==> flow/design.v <==
module user_io( 
	   input      SPI_CLK,
	   input      SPI_SS_IO,
	   output     reg SPI_MISO,
	   input      SPI_MOSI,
	   input [7:0] CORE_TYPE,
		output [5:0] JOY0,
		output [5:0] JOY1,
		output [2:0] MOUSE_BUTTONS,
		output       KBD_MOUSE_STROBE,
		output [1:0] KBD_MOUSE_TYPE,
		output [7:0] KBD_MOUSE_DATA,
		output [1:0] BUTTONS,
		output [1:0] SWITCHES,
		output [15:0] MOUSE_DATA
	   );
   reg [6:0]         sbuf;
   reg [7:0]         cmd;
   reg [5:0] 	      cnt;
   reg [5:0]         joystick0;
   reg [5:0]         joystick1;
   reg [3:0] 	      but_sw;
	reg               kbd_mouse_strobe;
   reg [1:0]         kbd_mouse_type;
   reg [7:0]         kbd_mouse_data;
   reg [2:0]         mouse_buttons = 3'b000;
	reg [7:0]		   mousex = 0;
	reg [7:0]		   mousey = 0;
	assign JOY0 = joystick0;
	assign JOY1 = joystick1;
	assign KBD_MOUSE_DATA = kbd_mouse_data;  
	assign KBD_MOUSE_TYPE = kbd_mouse_type;  
	assign KBD_MOUSE_STROBE = kbd_mouse_strobe;  
	assign MOUSE_BUTTONS = mouse_buttons;  
	assign BUTTONS = but_sw[1:0];
	assign SWITCHES = but_sw[3:2];
   always@(negedge SPI_CLK) begin
      if(cnt < 8)
		  SPI_MISO <= CORE_TYPE[7-cnt];
	end
   always@(posedge SPI_CLK or posedge SPI_SS_IO) begin
		if(SPI_SS_IO == 1) begin
        cnt <= 0;
		end else begin
			sbuf[6:1] <= sbuf[5:0];
			sbuf[0] <= SPI_MOSI;
			cnt <= cnt + 1;
	      if(cnt == 7) begin
			   cmd[7:1] <= sbuf; 
				cmd[0] <= SPI_MOSI;
		   end	
	      if(cnt == 8) begin
				if(cmd == 4)
				  kbd_mouse_type <= 2'b00;   
				else if(cmd == 5)
				  kbd_mouse_type <= 2'b10;   
		 		else if(cmd == 6)
				  kbd_mouse_type <= 2'b11;   
		   end
	      kbd_mouse_strobe <= 0;
	      if(cnt == 15) begin
			   if(cmd == 1) begin
					 but_sw[3:1] <= sbuf[2:0]; 
					 but_sw[0] <= SPI_MOSI; 
				end
			   if(cmd == 2) begin
					 joystick0[5:1] <= sbuf[4:0]; 
					 joystick0[0] <= SPI_MOSI; 
				end
			   if(cmd == 3) begin
					 joystick1[5:1] <= sbuf[4:0]; 
					 joystick1[0] <= SPI_MOSI; 
			   end
			   if((cmd == 4)||(cmd == 5)||(cmd == 6)) begin
					 mousex <= {sbuf[6:0], SPI_MOSI};
				end
			end	
			if(cmd == 4) begin
				if(cnt == 23) begin
					 mousey <= {sbuf[6:0], SPI_MOSI}; 
				end
				if(cnt == 31) begin
					 mouse_buttons[2:1] <= sbuf[1:0]; 
					 mouse_buttons[0] <= SPI_MOSI; 
				end
			end
		end
	end
assign MOUSE_DATA = {mousey, mousex};
endmodule
## Tool chain data of user_io

Tool output for the design above, in the order of the flow.
Line numbers count from 1 in the design file above.
Operators: Yosys type, input widths -> output width; for muxes data width and select width s.
The mark n/a stands for no value.

- Design top: user_io
- Clock port: SPI_CLK
- Cell library: sky130hd
- Timing corner: tt_025C_1v80

## After elaboration

Source: Yosys, flattened and elaborated, memories not mapped. Widths are those after wreduce. Registers that Yosys merges into a memory's read port (data or address) are not register bits. Print and check cells do not count. Equal cells are merged and count once.

- Bits in registers: 59
- Bits of input ports: 11
- Output and inout port bits: 47
- Cells after elaboration: 47

- Add/subtract/negate cells: 2
- Order comparisons: 1
- Equal/unequal tests: 11
- Shift operators: 1
- Mux-type cells: 2
- Bitwise operators: 1
- Reduce/logical cells: 12

Operator list:

| cell | number |
|---|---|
| $eq 8x3->1 const B | 3 |
| $reduce_and 3->1 | 7 |
| $eq 8x2->1 const B | 2 |
| $eq 6x4->1 const B | 2 |
| $eq 6x5->1 const B | 2 |
| $eq 8x1->1 const B | 1 |
| $shiftx 8x7->1 | 1 |
| $sub 3x6->7 const A | 1 |
| $add 6x1->6 const B | 1 |
| $eq 6x3->1 const B | 1 |
| $lt 6x4->1 const B | 1 |
| $mux 2 | 2 |
| $reduce_bool 3->1 | 1 |
| $logic_or 1x1->1 | 2 |
| $reduce_and 2->1 | 1 |
| $reduce_or 2->1 | 1 |
| $not 1->1 | 1 |

## Depth

Yosys ltp: most cells in a row. Word level: on the elaborated netlist, between registers, memories and ports. Mapped: between sequential cells and ports; inverters and the memories' decode and read muxes count.

- Word-level depth: 4
- ABC_AREA: 0
- Mapped depth: 4
- Mapped depth without buffers: 4

## Synthesis result

Source: synth_stat.txt of the flow (Yosys; design flattened, memories mapped). It holds for the ABC_AREA given above (unset counts as 0); a run with the other value may have another netlist.
The area totals of this step are shown rounded.

- Mapped cells: 119
- Chip area (Yosys): 2190 µm²
- Sequential area: 1740 µm²
- Mapped flip-flops: 59
- Buffer cells: 10

Cells by type:

| type | number | total area (µm²) |
|---|---|---|
| sky130_fd_sc_hd__edfxtp_1 | 53 | 1.59E+03 |
| sky130_fd_sc_hd__dfrtp_1 | 6 | 150.144 |
| sky130_fd_sc_hd__buf_4 | 9 | 67.565 |
| sky130_fd_sc_hd__ha_1 | 4 | 50.048 |
| sky130_fd_sc_hd__inv_1 | 9 | 33.782 |
| sky130_fd_sc_hd__xnor2_1 | 3 | 26.275 |
| sky130_fd_sc_hd__nor4_2 | 2 | 25.024 |
| sky130_fd_sc_hd__mux4_2 | 1 | 22.522 |
| sky130_fd_sc_hd__or3_4 | 2 | 22.522 |
| sky130_fd_sc_hd__mux2i_1 | 2 | 20.019 |
| sky130_fd_sc_hd__nor3_1 | 4 | 20.019 |
| sky130_fd_sc_hd__nand2_1 | 4 | 15.014 |
| sky130_fd_sc_hd__nor4b_2 | 1 | 15.014 |
| sky130_fd_sc_hd__and3_1 | 2 | 12.512 |
| sky130_fd_sc_hd__nor2_1 | 3 | 11.261 |
| sky130_fd_sc_hd__or4_4 | 1 | 11.261 |
| sky130_fd_sc_hd__a311o_1 | 1 | 10.01 |
| sky130_fd_sc_hd__a311oi_1 | 1 | 8.758 |

Other cell types: 11; their cells: 11.

Data sheet: physical implementation of user_io

Top module user_io; platform sky130hd; tools Yosys and OpenROAD; 2 stored runs in no particular order. Input and output delays are each 20% of the period that was set; the output load is 0.01 pF.
"overall power" rests on the timing tool's default activity at the inputs, not on a simulated workload.
Results are given in rounded form.

### Stored run 1

Settings: `period_ns=4.58`, `CORE_UTILIZATION=23`, `PLACE_DENSITY_LB_ADDON=0.17`, `CORE_MARGIN=6`, `CELL_PAD_IN_SITES_DETAIL_PLACEMENT=2`, `TNS_END_PERCENT=70`, `GPL_ROUTABILITY_DRIVEN=1`, `CTS_CLUSTER_SIZE=42`, `CTS_CLUSTER_DIAMETER=120`, `CAP_MARGIN=20`, `SLEW_MARGIN=20`

- Overall power: 999 µW
- Full die area: 12000 µm²
- Utilization: 32.0 %
- Lowest setup slack: 151 ps
- Synthesized cell area: 2190 µm²

### Stored run 2

Settings: `period_ns=3.15`, `SETUP_SLACK_MARGIN=0.84`, `CAP_MARGIN=20`, `CORE_MARGIN=2`, `CORE_UTILIZATION=40`, `SLEW_MARGIN=20`

- Overall power: 1530 µW
- Full die area: 6080 µm²
- Utilization: 58.1 %
- Lowest setup slack: 99 ps
- Synthesized cell area: 2190 µm²
